==> flow/design.v <==
`timescale 1ns / 1ps
module clock_divider #(
	parameter div_value = 2  
)(
		     input clk,  
		     input rst,  
		     output reg en 
		     );
   reg [3:0]  counter_value;
   always@ (posedge clk) begin
      if (rst) begin
	 counter_value <= 0;
         en <= 0;
      end
      else begin      
	 if (counter_value == div_value) begin
	    counter_value <= 0;
	    en <= 1;
	  end
	 else begin
	    counter_value <= counter_value + 1;
	    en <= 0;
	 end
      end 
   end
endmodule  
`timescale 1ns / 1ps
module horizontal_counter#(
	parameter H_Frame = 800  
)(
       input 		 clk,
       input 		 en,
       input 		 rst,
       output reg 	 enable_V_counter = 0,
       output reg [15:0] H_Count_Value = 0
			  );
   always@(posedge clk) begin
      if (rst) begin
	 enable_V_counter <= 0;
	 H_Count_Value <= 0;
      end
      else begin
	 if (en) begin
	    if (H_Count_Value < H_Frame -1) begin  
	       H_Count_Value <= H_Count_Value + 1;
	       enable_V_counter <= 0;
	    end
	    else begin
	       H_Count_Value <= 0;  
	       enable_V_counter <= 1;  
	    end
	 end
      end
   end 
endmodule  
`timescale 1ns / 1ps
module vertical_counter #(
   parameter V_Frame = 524  
)(
       input 		 clk,
       input 		 en,
       input 		 rst, 
       input 		 enable_V_counter,
       output reg [15:0] V_Count_Value = 0
			  );
   always@(posedge clk) begin
      if (rst) begin
	 V_Count_Value <= 0;
      end
      else begin
	 if (en) begin
	    if (enable_V_counter) begin
	       if (V_Count_Value < V_Frame -1) begin  
		  V_Count_Value = V_Count_Value + 1;
	       end
	       else begin
		  V_Count_Value <= 0;  
	       end
	    end
	 end
      end
   end
endmodule  
`timescale 1ns / 1ps
module iob_vga(
	   input 	     clk,
	   input 	     rst, 
	   input [11:0]      rgb,
	   output 	     v_sync,
	   output 	     h_sync,
	   output [3:0]      Red,
	   output [3:0]      Green,
	   output [3:0]      Blue,
	   output [9:0]      pixel_x,
	   output [9:0]      pixel_y	       
	   );
   wire 		en;
   wire 		enable_V_counter;
   wire [15:0] 		H_count_value;
   wire [15:0] 		V_count_value;
   localparam H_Sync_Pulse = 96;
   localparam V_Sync_Pulse = 2;
   localparam H_Front_Porch = 16;
   localparam V_Front_Porch = 10;
   localparam H_Back_Porch = 48;
   localparam V_Back_Porch = 33;
   localparam H_Visible_Area = 640;
   localparam V_Visible_Area = 480;
   clock_divider  
               #(.div_value (3))
               VGA_clk_gen
               (
			     .clk (clk),
			     .rst (rst),
			     .en (en)
			     );
   horizontal_counter  
               #(.H_Frame (800))
               VGA_H_count
               (
				  .clk (clk),
				  .rst (rst),
				  .en (en),
				  .enable_V_counter (enable_V_counter),
				  .H_Count_Value (H_count_value)
				  );
   vertical_counter  
            #(.V_Frame (525))
            VGA_V_count
            (
				.clk (clk),
				.rst (rst),
				.en (en),
				.enable_V_counter (enable_V_counter),
				.V_Count_Value (V_count_value)
				);
   assign h_sync = (H_count_value < H_Sync_Pulse)  ? 1'b0:1'b1;
   assign v_sync = (V_count_value < V_Sync_Pulse)  ? 1'b0:1'b1;
   assign Red = ( H_count_value > (H_Sync_Pulse + H_Back_Porch -1) && 
                  H_count_value < (H_Sync_Pulse + H_Back_Porch + H_Visible_Area) &&
                  V_count_value > (V_Sync_Pulse + V_Back_Porch -1) &&
                  V_count_value < (H_Sync_Pulse + V_Back_Porch + V_Visible_Area)) ? rgb[11:8]:4'h0;
   assign Green = (H_count_value > (H_Sync_Pulse + H_Back_Porch -1) && 
                  H_count_value < (H_Sync_Pulse + H_Back_Porch + H_Visible_Area) &&
                  V_count_value > (V_Sync_Pulse + V_Back_Porch -1) &&
                  V_count_value < (H_Sync_Pulse + V_Back_Porch + V_Visible_Area)) ? rgb[7:4]:4'h0;
   assign Blue = (H_count_value > (H_Sync_Pulse + H_Back_Porch -1) && 
                  H_count_value < (H_Sync_Pulse + H_Back_Porch + H_Visible_Area) &&
                  V_count_value > (V_Sync_Pulse + V_Back_Porch -1) &&
                  V_count_value < (H_Sync_Pulse + V_Back_Porch + V_Visible_Area)) ? rgb[3:0]:4'h0;
   assign pixel_x = H_count_value - H_Sync_Pulse - H_Back_Porch + 1;
   assign pixel_y = V_count_value - V_Sync_Pulse - V_Back_Porch + 1;
endmodule  
# Reports on iob_vga
# What the tools print for iob_vga, step after step.
# Line numbers count from 1 in the design file above.
# Operators: Yosys type, input widths -> output width; for muxes data width and select width s.
# Library cell names are shortened.
# A cell with - has no value.
[inputs]
top_module = "iob_vga"
clock = "clk"
library = "sky130hd"
lib_corner = "tt_025C_1v80"

# Word-level counts
# Counts by Yosys on the flattened word-level netlist (proc, flatten, opt, wreduce; memories kept). Register bits leave out memories and registers merged into their read ports (data or address); mux counts leave out enables and synchronous resets folded into registers. Print and check cells are left out. Cells with the same type and inputs are merged into one.
[word_totals]
register_bits = 38
latch_bits = 0
ram_bits = 0
rom_bits = 0
clocked_rd_ports_x_width = 0
n_memories = 0
inputBits = 14
output_inout_bits = 34
word_cells = 37
[classes]
addsub = 9
n_mul = 0
n_div = 0
cmp = 8
n_eq = 1
shifts = 0
mux = 9
logic = 0
n_reduce_logical = 5
[ops]
columns = ["cell", "count"]
rows = [
  ["$lt 16x10->1 const B", 4],
  ["$add 16x1->16 const B", 2],
  ["$mux 16", 2],
  ["$sub 10x7->10 const B", 3],
  ["$add 10x2->10 const B", 2],
  ["$lt 16x2->1 const B", 1],
  ["$gt 16x6->1 const B", 1],
  ["$lt 16x7->1 const B", 1],
  ["$gt 16x8->1 const B", 1],
  ["$mux 4", 3],
  ["$sub 10x2->10 const B", 1],
  ["$add 4x1->4 const B", 1],
  ["$eq 4x2->1 const B", 1],
  ["$mux 1", 4],
  ["$logic_and 1x1->1", 3],
  ["$reduce_and 2->1", 1],
  ["$reduce_or 2->1", 1],
]

# Logic depth
# Depth = most cells in a row (Yosys ltp): at word level without a register or memory, in the mapped netlist without a sequential cell, where the memories' decode and read muxes count.
[logic_depth]
depth_word = 5
ABC_AREA = 0
ltp_mapped = 7
mapped_depth_nobuf = 6

# After synthesis
# The flow's flattened synthesis, as Yosys stat reports it; memories are mapped. The netlist is that of the ABC_AREA named above (0 if unset); the other value can give another one.
[synth_totals]
cells = 283
yosys_area_um2 = 2334.7
sequential_area_um2 = 760.7
ff_cells = 38
n_buf = 22
[by_type]
columns = ["type", "count", "type_area_um2"]
rows = [
  ["dfxtp_1", 38, 760.73],
  ["xnor2_1", 21, 183.926],
  ["nor3_1", 28, 140.134],
  ["xor2_1", 14, 122.618],
  ["nor2_1", 30, 112.608],
  ["nor4_2", 9, 112.608],
  ["nand2_1", 28, 105.101],
  ["ha_1", 7, 87.584],
  ["nor4_1", 10, 62.56],
  ["buf_2", 11, 55.053],
  ["nand4_1", 8, 50.048],
  ["a21oi_1", 8, 40.038],
  ["nand3_1", 8, 40.038],
  ["inv_1", 10, 37.536],
  ["a31oi_1", 5, 31.28],
  ["a2111oi_4", 1, 27.526],
  ["clkbuf_1", 7, 26.275],
  ["buf_6", 2, 22.522],
]
# Not listed: further types 28, cells in them 38.
# The figures by module come from a second, unflattened synthesis with its own total; it is not the netlist above.
[hier_totals]
hier_cells = 271
area_unflattened_um2 = 2336.0
# Rows give one instance, submodules left out.
[by_module]
columns = ["mod", "instances", "n_cells", "mod_area_um2", "mod_seq_area_um2"]
rows = [
  ["horizontal_counter #(H_Frame=800)", 1, 91, 868.3, 340.3],
  ["vertical_counter #(V_Frame=525)", 1, 84, 719.4, 320.3],
  ["iob_vga", 1, 79, 550.5, 0.0],
  ["clock_divider #(div_value=3)", 1, 17, 197.7, 100.1],
]

# Path before layout
# Path of least setup slack by OpenSTA after synthesis, without wires, with an ideal clock, recovery checks aside; 20% of the period is set as input and as output delay. Where synthesis merged equal registers, the netlist keeps one of their names.
[synth_path]
path_type = "register to output"
startpoint = "reg VGA_V_count.V_Count_Value[15]"
endpoint = "out Blue[0]"
clock_period_ps = 2530
output_delay_ps = 506
launch_ps = 0
arrival_time_ps = 1723
t_required_ps = 2024
setup_slack_ps = 301
path_delay_ps = 1723
path_stages = 6
path_buffers = 1
period_less_setup_slack_ps = 2229
# "path_delay_ps" is the arrival time less input delay plus setup time.
# At an output port there is no setup time.
# "path_stages": output pins that drive a net of the path, with the launching flip-flop's if there is one; two outputs of one cell count as two.
# "period_less_setup_slack_ps" = period - worst setup slack (recovery checks aside). The figure is calculated, with input and output delays left at 20% of the set period.
# Between the ends stands the longest chain of elaborated cells between them, by number of cells; it is not shown to be the way that was timed. Of several equally long chains one is given.
# Each line given opens the expression or statement behind the cell; cells for indexed reads and writes are added by Yosys, which also makes memories of some case tables.
# A register here has more assigning lines than the two given.
[synth_between]
cell_sequence = "dfxtp_1 -> or4_4 -> a2111oi_4 -> o211ai_2 -> buf_6 -> nor4_2"
elab_chain_cells = 4
cells_between = 5
classes_between = "compare: 2; mux: 1; reduce/logical: 2"
[synth_lines]
columns = ["item", "line", "rtl"]
rows = [
  ["start: declaration", 64, "output reg [15:0] V_Count_Value = 0"],
  ["start: assignment", 68, "V_Count_Value <= 0;"],
  ["start: assignment", 74, "V_Count_Value = V_Count_Value + 1;"],
  ["$gt 16x6->1", 149, "V_count_value > (V_Sync_Pulse + V_Back_Porch -1) &&"],
  ["$logic_and 1x1->1 x2", 147, "assign Blue = (H_count_value > (H_Sync_Pulse + H_Back_Porch -1) &&"],
  ["$mux 4", 147, ""],
  ["end: declaration", 93, "output [3:0] Blue,"],
]

# Path in the finished layout
# Path of least setup slack in the final report of run 1 (OpenROAD, finished layout, wires in). Where an end is a register, its clock arrival counts in the times.
# The path's times are printed in steps of 10 ps; the period is the one set.
[layout_path]
path_type = "register to output"
startpoint = "reg VGA_V_count.V_Count_Value[15]"
endpoint = "out Green[3]"
clock_period_ps = 1550
output_delay_ps = 310
launch_ps = 290
arrival_time_ps = 2190
t_required_ps = 1240
setup_slack_ps = -950
path_stages = 7
path_buffers = 2
# Between the ends stands the longest chain of elaborated cells between them, by number of cells; it is not shown to be the way that was timed. Of several equally long chains one is given.
# A register here has more assigning lines than the two given.
[layout_between]
cell_sequence = "dfxtp_2 -> or4_4 -> a2111oi_4 -> o211ai_2 -> buf_6 -> nor4_4 -> buf_2"
elab_chain_cells = 4
cells_between = 5
classes_between = "compare: 2; mux: 1; reduce/logical: 2"
[layout_lines]
columns = ["item", "line", "rtl"]
rows = [
  ["start: declaration", 64, "output reg [15:0] V_Count_Value = 0"],
  ["start: assignment", 68, "V_Count_Value <= 0;"],
  ["start: assignment", 74, "V_Count_Value = V_Count_Value + 1;"],
  ["$gt 16x6->1", 145, "V_count_value > (V_Sync_Pulse + V_Back_Porch -1) &&"],
  ["$logic_and 1x1->1 x2", 143, "assign Green = (H_count_value > (H_Sync_Pulse + H_Back_Porch -1) &&"],
  ["$mux 4", 143, ""],
  ["end: declaration", 92, "output [3:0] Green,"],
]

Lab notebook: iob_vga

Stored flow runs of iob_vga (2 of them; Yosys, OpenROAD, sky130hd). They differ in their settings and are not a sequence. Constraints: input delay and output delay 20% of the set period each, output load 0.01 pF.
"period_reached_ps" is the run's clock period less its worst setup slack. It is reckoned from that one timing run; input and output delays stay at 20% of the period that was set.
"critical_path_time_ps" is the time allowed to the run's worst setup path (the clock period less input and output delay, where it has them) less its slack. Clock arrival times count: a late capture clock shortens it, a late launch clock lengthens it.
By "fin_power_mw" is meant OpenSTA's value without simulated activity: inputs other than the clock are taken to toggle once in ten clock periods, and the tool carries that through the logic.
"critical_path_time_ps" is given in steps of 10 ps.

# run 1
==> flow/run.sh <==
#!/bin/bash
# the make line also repeats the synthesis and layout settings of config.mk as NAME=value (left out here)
make -C /OpenROAD-flow-scripts/flow DESIGN_CONFIG=/design/flow/config.mk WORK_HOME=/design/flow/orfs CLKGATE_MAP_FILE= finish
==> flow/config.mk <==
export PLATFORM = sky130hd
export DESIGN_NAME = iob_vga
export DESIGN_NICKNAME = iob_vga
export VERILOG_FILES = /design/flow/design.v
export SDC_FILE = /design/flow/constraint.sdc
export NUM_CORES = 4
export LEC_CHECK = 0
export CAP_MARGIN = 20
export CORE_MARGIN = 2
export CORE_UTILIZATION = 33
export CTS_CLUSTER_DIAMETER = 91
export GPL_ROUTABILITY_DRIVEN = 1
export GPL_TIMING_DRIVEN = 1
export MIN_ROUTING_LAYER = met1
export PLACE_DENSITY_LB_ADDON = 0.23
export SLEW_MARGIN = 20
==> flow/constraint.sdc <==
create_clock -name core_clock -period 1.55 [get_ports {clk}]
set_input_delay 0.3100 -clock core_clock [delete_from_list [all_inputs] [get_ports {clk}]]
set_output_delay 0.3100 -clock core_clock [all_outputs]
set_load 0.01 [all_outputs]

==> run 1: results <==
yosys.chip_area_um2=2334.7
die_um2=7763.4
finish.stdcell_area_um2=4199.0
utilization_pct=61.5
final_setup_ws_ps=-951
tns_setup_ps=-19500
final_hold_ws_ps=462
fin_power_mw=1.886
period_reached_ps=2501
critical_path_time_ps=2190
critical_path_type="register to output"

# run 2
==> flow/run.sh <==
#!/bin/bash
# the make line also repeats the synthesis and layout settings of config.mk as NAME=value (left out here)
make -C /OpenROAD-flow-scripts/flow DESIGN_CONFIG=/design/flow/config.mk WORK_HOME=/design/flow/orfs CLKGATE_MAP_FILE= finish
==> flow/config.mk <==
export PLATFORM = sky130hd
export DESIGN_NAME = iob_vga
export DESIGN_NICKNAME = iob_vga
export VERILOG_FILES = /design/flow/design.v
export SDC_FILE = /design/flow/constraint.sdc
export NUM_CORES = 4
export LEC_CHECK = 0
export ABC_AREA = 1
export CAP_MARGIN = 20
export CELL_PAD_IN_SITES_DETAIL_PLACEMENT = 2
export CELL_PAD_IN_SITES_GLOBAL_PLACEMENT = 2
export CORE_MARGIN = 2
export CORE_UTILIZATION = 22
export MAX_ROUTING_LAYER = met4
export MIN_ROUTING_LAYER = met2
export PLACE_DENSITY = 0.36
export SLEW_MARGIN = 20
export TNS_END_PERCENT = 70
==> flow/constraint.sdc <==
create_clock -name core_clock -period 3.76 [get_ports {clk}]
set_input_delay 0.7520 -clock core_clock [delete_from_list [all_inputs] [get_ports {clk}]]
set_output_delay 0.7520 -clock core_clock [all_outputs]
set_load 0.01 [all_outputs]

==> run 2: results <==
yosys.chip_area_um2=2209.6
die_um2=10861.8
finish.stdcell_area_um2=2944.1
utilization_pct=30.1
final_setup_ws_ps=510
tns_setup_ps=0
final_hold_ws_ps=442
fin_power_mw=0.9019
period_reached_ps=3250
critical_path_time_ps=2500
critical_path_type="register to output"
